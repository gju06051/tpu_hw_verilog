==> flow/design.v <==
module Counter #(
    parameter COUNT_NUM = 4
    )
    (
    input   clk,
    input   rst_n,
    input   start_i,
    output  done_o
    );
    localparam COUNT_LG2 = $clog2(COUNT_NUM);
    localparam IDLE = 2'b00;
    localparam RUN  = 2'b01;
    localparam DONE = 2'b10;
    reg [1:0] c_state, n_state;
    reg [COUNT_LG2-1:0] cnt_num;
    always @(posedge clk, negedge rst_n) begin
        if (!rst_n) begin
            c_state <= IDLE;
        end else begin
            c_state <= n_state;
        end
    end
    always @(*) begin 
        n_state = c_state;   
        case (c_state)
            IDLE    : begin
                if (start_i) begin
                    n_state = RUN;
                end
            end
            RUN     : begin
                if (cnt_num==COUNT_NUM-1) begin
                    n_state = DONE;
                end
            end
            DONE    : begin
                n_state = IDLE;
            end
            default : begin
                n_state = IDLE;
            end
        endcase
    end
    always @(posedge clk, negedge rst_n) begin
        if (!rst_n) begin
            cnt_num <= {(COUNT_LG2){1'b0}};
        end else begin
            case (c_state)
                IDLE    : cnt_num <= {(COUNT_LG2){1'b0}};
                RUN     : cnt_num <= cnt_num + 'd1;
                DONE    : cnt_num <= {(COUNT_LG2){1'b0}};
                default : cnt_num <= {(COUNT_LG2){1'b0}};
            endcase
        end
    end
    assign done_o = (c_state==DONE);
endmodule
module PE #(
    parameter DATA_WIDTH = 8,
    parameter PSUM_WIDTH = 32
    )
    (
    input   clk,
    input   rst_n,
    input   [DATA_WIDTH-1:0]        ifmap_i,
    input   [DATA_WIDTH-1:0]        weight_i,
    input   [PSUM_WIDTH-1:0]        psum_i,
    input                           ifmap_en_i,
    input                           weight_en_i,
    input                           psum_en_i,
    output  [DATA_WIDTH-1:0]        ifmap_o,
    output  [DATA_WIDTH-1:0]        weight_o,
    output  [PSUM_WIDTH-1:0]        psum_o,
    output                          weight_en_o,
    output                          psum_en_o
    );
    reg     [DATA_WIDTH-1:0]        ifmap_r;
    reg     [DATA_WIDTH-1:0]        weight_r;
    reg     [PSUM_WIDTH-1:0]        psum_r;
    reg     [(DATA_WIDTH*2)-1:0]    product_r;       
    reg                             weight_en_r;
    reg                             psum_en_r;
    always @(posedge clk, negedge rst_n) begin
        if (!rst_n) begin
            weight_en_r <= 1'b0;
            psum_en_r   <= 1'b0;
        end else begin
            weight_en_r <= weight_en_i;
            psum_en_r   <= psum_en_i;
        end
    end
    always @(posedge clk, negedge rst_n) begin
        if (!rst_n) begin
            ifmap_r <= {(DATA_WIDTH){1'b0}};
        end
        else if (ifmap_en_i) begin
            ifmap_r <= ifmap_i;
        end
    end
    always @(posedge clk, negedge rst_n) begin
        if (!rst_n) begin
            weight_r <= {(DATA_WIDTH){1'b0}};
        end 
        else if (weight_en_i) begin
            weight_r <= weight_i;
        end
    end
    always @(posedge clk, negedge rst_n) begin
        if (!rst_n) begin
            psum_r <= {(PSUM_WIDTH){1'b0}};
        end
        else if (psum_en_i) begin
            psum_r <= psum_i;        
        end
    end
    always @(posedge clk, negedge rst_n) begin
        if (!rst_n) begin
            product_r <= {(DATA_WIDTH*2){1'b0}};
        end else if (weight_en_i) begin
            product_r <= ifmap_r * weight_i;
        end
    end
    assign psum_o = product_r + psum_r;
    assign ifmap_o  = ifmap_r;
    assign weight_o = weight_r;
    assign weight_en_o  = weight_en_r;
    assign psum_en_o    = psum_en_r;
endmodule
module SA #(
    parameter PE_SIZE       = 4,
    parameter DATA_WIDTH    = 8,
    parameter PSUM_WIDTH    = 32
    )
    (
    input clk,
    input rst_n,
    input   [DATA_WIDTH*PE_SIZE-1:0]    ifmap_row_i,
    input   [DATA_WIDTH*PE_SIZE-1:0]    weight_col_i,
    input   [PSUM_WIDTH*PE_SIZE-1:0]    psum_row_i,
    input                               ifmap_preload_i,
    input   [PE_SIZE-1:0]               weight_en_col_i,
    input   [PE_SIZE-1:0]               psum_en_row_i,
    output  [DATA_WIDTH*PE_SIZE-1:0]    ifmap_row_o,
    output  [DATA_WIDTH*PE_SIZE-1:0]    weight_col_o,
    output  [PSUM_WIDTH*PE_SIZE-1:0]    psum_row_o,
    output  [PE_SIZE-1:0]               weight_en_col_o,      
    output  [PE_SIZE-1:0]               psum_en_row_o       
    );
    wire    [DATA_WIDTH*PE_SIZE-1:0]    ifmap_row_w         [0:PE_SIZE];
    wire    [DATA_WIDTH*PE_SIZE-1:0]    weight_col_w        [0:PE_SIZE];
    wire    [PSUM_WIDTH*PE_SIZE-1:0]    psum_row_w          [0:PE_SIZE];
    wire                                ifmap_en_w;
    wire    [PE_SIZE-1:0]               weight_en_col_w     [0:PE_SIZE];
    wire    [PE_SIZE-1:0]               psum_en_row_w       [0:PE_SIZE];
    assign ifmap_row_w[0]       = ifmap_row_i;
    assign weight_col_w[0]      = weight_col_i;
    assign psum_row_w[0]        = psum_row_i;
    assign weight_en_col_w[0]   = weight_en_col_i;
    assign psum_en_row_w[0]     = psum_en_row_i;
    wire preload_done_w;
    Counter #(
        .COUNT_NUM ( PE_SIZE-1 )
    )u_Counter(
        .clk     ( clk              ),
        .rst_n   ( rst_n            ),
        .start_i ( ifmap_preload_i  ),
        .done_o  ( preload_done_w   )
    );
    reg preload_r;
    always @(posedge clk, negedge rst_n) begin
        if (!rst_n) begin
            preload_r <= 1'b0;
        end else if (ifmap_preload_i) begin
            preload_r <= 1'b1;
        end else if (preload_done_w) begin
            preload_r <= 1'b0;
        end
    end 
    assign ifmap_en_w = (!preload_done_w) & (ifmap_preload_i | preload_r);
    genvar j, k;
    generate
        for (j=0; j < PE_SIZE; j=j+1) begin : GEN_COL_PE
            for (k=0; k < PE_SIZE; k=k+1) begin : GEN_ROW_PE
                PE #(
                    .DATA_WIDTH(DATA_WIDTH),
                    .PSUM_WIDTH(PSUM_WIDTH)
                ) PE_INST (   
                    .clk            ( clk   ), 
                    .rst_n          ( rst_n ), 
                    .ifmap_i        ( ifmap_row_w    [k][DATA_WIDTH*(PE_SIZE-j)-1 -: DATA_WIDTH] ), 
                    .weight_i       ( weight_col_w   [j][DATA_WIDTH*(PE_SIZE-k)-1 -: DATA_WIDTH] ), 
                    .psum_i         ( psum_row_w     [k][PSUM_WIDTH*(PE_SIZE-j)-1 -: PSUM_WIDTH] ), 
                    .ifmap_en_i     ( ifmap_en_w ), 
                    .weight_en_i    ( weight_en_col_w[j][(PE_SIZE-k)-1] ), 
                    .psum_en_i      ( psum_en_row_w  [k][(PE_SIZE-j)-1] ), 
                    .ifmap_o        ( ifmap_row_w    [k+1][DATA_WIDTH*(PE_SIZE-j)-1 -: DATA_WIDTH] ), 
                    .weight_o       ( weight_col_w   [j+1][DATA_WIDTH*(PE_SIZE-k)-1 -: DATA_WIDTH] ), 
                    .psum_o         ( psum_row_w     [k+1][PSUM_WIDTH*(PE_SIZE-j)-1 -: PSUM_WIDTH] ), 
                    .weight_en_o    ( weight_en_col_w[j+1][(PE_SIZE-k)-1] ), 
                    .psum_en_o      ( psum_en_row_w  [k+1][(PE_SIZE-j)-1] )
                );
            end
        end
    endgenerate
    assign ifmap_row_o  = ifmap_row_w   [PE_SIZE];
    assign weight_col_o = weight_col_w  [PE_SIZE];
    assign psum_row_o   = psum_row_w    [PE_SIZE];
    assign weight_en_col_o  = weight_en_col_w   [PE_SIZE];
    assign psum_en_row_o    = psum_en_row_w     [PE_SIZE];
endmodule
Tool chain data of SA

The steps from the RTL of SA to its reports follow in flow order.
Line numbers count from 1 in the design file above.
Library cell names are shortened.
The mark -- stands for no value.

Design top: SA
Clock input: clk
Library: sky130hd
Corner: tt_025C_1v80

After elaboration

Yosys after proc, flatten, opt, wreduce and memory -nomap, before mapping. Print and check cells are not counted. Equal cells are merged and count once.

Output and inout bits: 200
Register bits after elaboration: 1061

Equality and inequality tests: 5
Reductions and logical operators: 4
Multiplexer cells: 6
$add $sub $neg: 17
Bitwise logic cells: 2
$mul: 16

Operator list:

| operator                               | number |
| multiplier 8 x 8 -> 16 bit             | 16 |
| adder 16 x 32 -> 32 bit                | 16 |
| two-way mux 2 bit                      | 3 |
| == test 2 bit with constant B          | 2 |
| parallel mux 2 bit (select 2 bit)      | 1 |
| adder 2 x 1 -> 2 bit with constant B   | 1 |
| == test 2 x 1 -> 1 bit with constant B | 1 |
| != test 2 x 1 -> 1 bit with constant B | 1 |
| != test 2 bit with constant B          | 1 |
| logical NOT 2 bit                      | 1 |
| AND reduction 2 bit                    | 1 |
| nonzero test 2 bit                     | 1 |
| two-way mux 1 bit                      | 2 |
| bitwise AND 1 bit                      | 1 |
| bitwise OR 1 bit                       | 1 |
| logical NOT 1 bit                      | 1 |

Logic depth

Depth = most cells in a row (Yosys ltp): at word level without a register or memory, in the mapped netlist without a sequential cell, where the memories' decode and read muxes count.

Depth in word-level cells: 3
ABC_AREA: 0
Depth in mapped cells: 19
Depth with buffers taken out: 18

Mapped cells and area

The flow's flattened synthesis, as Yosys stat reports it; memories are mapped. The netlist is that of the ABC_AREA named above (0 if unset); the other value can give another one.

Cell types:

| cell     | number | total area (µm²) |
| dfrtp_1  | 1061   | 2.66E+04 |
| fa_1     | 592    | 1.19E+04 |
| ha_1     | 833    | 1.04E+04 |
| mux2_2   | 728    | 8.2E+03 |
| and2_1   | 842    | 5.27E+03 |
| inv_1    | 1000   | 3753.6 |
| xnor2_1  | 399    | 3.49E+03 |
| a21oi_1  | 463    | 2.32E+03 |
| xor2_1   | 232    | 2.03E+03 |
| nand2_1  | 447    | 1.68E+03 |
| nor2_1   | 423    | 1.59E+03 |
| a21o_1   | 152    | 1.14E+03 |
| o21ai_0  | 151    | 755.725 |
| nand3_1  | 150    | 750.72 |
| clkbuf_1 | 165    | 619.344 |
| o21bai_1 | 76     | 570.547 |
| and3_1   | 70     | 437.92 |
| nor3_1   | 87     | 435.418 |

Not listed: further types 72, cells in them 611.

Buffers: 196
Flip-flop cells: 1062
Area of sequential cells: 26576.7 µm²
Synthesis area: 86574.3 µm²
Standard cells after synthesis: 8482

The figures by module come from a second, unflattened synthesis with its own total; it is not the netlist above.

Cells (unflattened synthesis): 8852
Area (unflattened synthesis): 90030.1 µm²

Rows give one instance, submodules left out.

Modules:

| module                | cells | area (µm²) | sequential area (µm²) | instances |
| PE                    | 552   | 5612.9     | 1651.6                | 16 |
| Counter (COUNT_NUM=3) | 15    | 180.2      | 126.4                 | 1 |
| SA                    | 5     | 43.8       | 25.0                  | 1 |

Path before layout

OpenSTA on the mapped netlist: ideal clock, no wires. The path of least setup slack (recovery checks aside). Input and output delay are each 20% of the period. Register names are those of the netlist, which keeps one name where synthesis merged equal registers.

Path kind: input-to-reg
From: input weight_col_i[10]
To: register (no name shown)
Buffers on the path: 0
Setup slack: 1.291 ns
Clock period: 6.46 ns
Arrival time: 5.030 ns
Input delay: 1.292 ns
Delay of the path: 3.877 ns
Launch time at the first pin: 1.292 ns
Stages on the path: 16
Synthesis period reached: 5.169 ns

"delay of the path" is the arrival time less input delay plus setup time.
"stages on the path": output pins that drive a net of the path, with the launching flip-flop's if there is one; two outputs of one cell count as two.
"synthesis period reached" is the clock period less the worst setup slack; recovery checks do not enter. This is arithmetic on one report: input and output delays are still those of the set period (20% each).
Between the ends stands the longest chain of elaborated cells between them, by number of cells; it is not shown to be the way that was timed. Of several equally long chains one is given.
A line is the first line of the expression or statement that the cell stems from. Yosys adds cells for indexed reads and writes and turns some case tables into memories.

Cells stage by stage: and2_1 > fa_1 > fa_1 > inv_1 > fa_1 > fa_1 > inv_1 > ha_1 > inv_1 > o21bai_1 > a21o_1 > a31o_2 > a41o_1 > o41ai_1 > xnor2_1 > a21oi_1
Cells in the longest elaborated chain: 1
Elaborated cells on any way between the ends: 1
Source lines of those cells: 1
Those cells by class: mul (1)

Ends and longest elaborated chain, after synthesis:

| item                       | RTL line | source |
| start: declaration         | 138      | `input   [DATA_WIDTH*PE_SIZE-1:0]    weight_col_i,` |
| multiplier 8 x 8 -> 16 bit | 120      |  |
| end: assignment            | 118      |  |
| end: assignment            | 120      |  |
| end: declaration           | 80       |  |

Path in the finished layout

From the final timing report of run 1: the path of least setup slack in the routed layout; clock arrival at registers is part of the times.

Path kind: reg-to-output
From: register GEN_COL_PE[1].GEN_ROW_PE[3].PE_INST.psum_r[0]
To: output psum_row_o[94]
Clock period: 3.26 ns
Output delay: 0.65 ns
Setup slack: -1.40 ns
Stages on the path: 15
Launch time at the first pin: 0.77 ns
Buffers on the path: 2
Arrival time: 4.01 ns

Between the ends stands the longest chain of elaborated cells between them, by number of cells; it is not shown to be the way that was timed. Of several equally long chains one is given.

Cells stage by stage: dfrtp_2 > ha_4 > inv_2 > fa_2 > and2b_1 > o31a_2 > o211ai_1 > a21oi_2 > a41oi_2 > o31ai_4 > buf_12 > a41oi_4 > and3b_2 > xor2_2 > buf_2
Cells in the longest elaborated chain: 1
Elaborated cells on any way between the ends: 1
Source lines of those cells: 1
Those cells by class: add/sub (1)

Ends and longest elaborated chain, post-layout:

| item                    | RTL line | source |
| start: declaration      | 79       | `reg     [PSUM_WIDTH-1:0]        psum_r;` |
| start: assignment       | 110      | `psum_r <= {(PSUM_WIDTH){1'b0}};` |
| start: assignment       | 113      | `psum_r <= psum_i;` |
| adder 16 x 32 -> 32 bit | 123      |  |
| end: declaration        | 145      | `output  [PSUM_WIDTH*PE_SIZE-1:0]    psum_row_o,` |

FLOW RESULTS
============

Measured data: module SA, platform sky130hd, 2 stored runs of the flow under differing settings, order arbitrary. Input and output delays are each 20% of the period that was set; the output load is 0.01 pF.
"reached clock period" means the clock period less the worst setup slack. The figure is calculated, with input and output delays left at 20% of the set period.
"time on the worst setup path" means the part of the period allowed to the worst setup path (the constraints hold back 20% at inputs and 20% at outputs) less its slack; where the path has registers, the arrival times of their clocks count too.

## Run 1

==> flow/run.sh <==
#!/bin/bash
# the make line also repeats the synthesis and layout settings of config.mk as NAME=value (left out here)
make -C /OpenROAD-flow-scripts/flow DESIGN_CONFIG=/design/flow/config.mk WORK_HOME=/design/flow/orfs CLKGATE_MAP_FILE= finish
==> flow/config.mk <==
export PLATFORM = sky130hd
export DESIGN_NAME = SA
export DESIGN_NICKNAME = SA
export VERILOG_FILES = /design/flow/design.v
export SDC_FILE = /design/flow/constraint.sdc
export NUM_CORES = 4
export LEC_CHECK = 0
export CAP_MARGIN = 20
export CORE_MARGIN = 2
export CORE_UTILIZATION = 40
export SLEW_MARGIN = 20
==> flow/constraint.sdc <==
create_clock -name core_clock -period 3.26 [get_ports {clk}]
set_input_delay 0.6520 -clock core_clock [delete_from_list [all_inputs] [get_ports {clk}]]
set_output_delay 0.6520 -clock core_clock [all_outputs]
set_load 0.01 [all_outputs]

| result of run 1 | value |
|---|---|
| sum of negative setup slack | -197.660 ns |
| total die area | 220172.0 µm² |
| Yosys chip area after synthesis | 86574.3 µm² |
| setup slack of the worst path | -1.400 ns |
| time on the worst setup path | 4.01 ns |
| type of the worst setup path | reg-to-output |
| reached clock period | 4.660 ns |
| standard-cell area after layout | 114180.0 µm² |
| utilization | 53.1 % |

## Run 2

==> flow/run.sh <==
#!/bin/bash
# the make line also repeats the synthesis and layout settings of config.mk as NAME=value (left out here)
make -C /OpenROAD-flow-scripts/flow DESIGN_CONFIG=/design/flow/config.mk WORK_HOME=/design/flow/orfs CLKGATE_MAP_FILE= finish
==> flow/config.mk <==
export PLATFORM = sky130hd
export DESIGN_NAME = SA
export DESIGN_NICKNAME = SA
export VERILOG_FILES = /design/flow/design.v
export SDC_FILE = /design/flow/constraint.sdc
export NUM_CORES = 4
export LEC_CHECK = 0
export CAP_MARGIN = 10
export CORE_ASPECT_RATIO = 0.97
export CORE_MARGIN = 3
export CORE_UTILIZATION = 68
export CTS_CLUSTER_DIAMETER = 104
export GPL_TIMING_DRIVEN = 0
export HOLD_SLACK_MARGIN = 0.24
export PLACE_DENSITY_LB_ADDON = 0.26
export SETUP_SLACK_MARGIN = -0.11
export SLEW_MARGIN = 25
==> flow/constraint.sdc <==
create_clock -name core_clock -period 9.1 [get_ports {clk}]
set_input_delay 1.8200 -clock core_clock [delete_from_list [all_inputs] [get_ports {clk}]]
set_output_delay 1.8200 -clock core_clock [all_outputs]
set_load 0.01 [all_outputs]

| result of run 2 | value |
|---|---|
| sum of negative setup slack | 0.000 ns |
| time on the worst setup path | 4.88 ns |
| type of the worst setup path | reg-to-output |
| standard-cell area after layout | 97085.6 µm² |
| reached clock period | 6.699 ns |
| Yosys chip area after synthesis | 86574.3 µm² |
| utilization | 77.0 % |
| setup slack of the worst path | 2.401 ns |
| total die area | 131634.0 µm² |
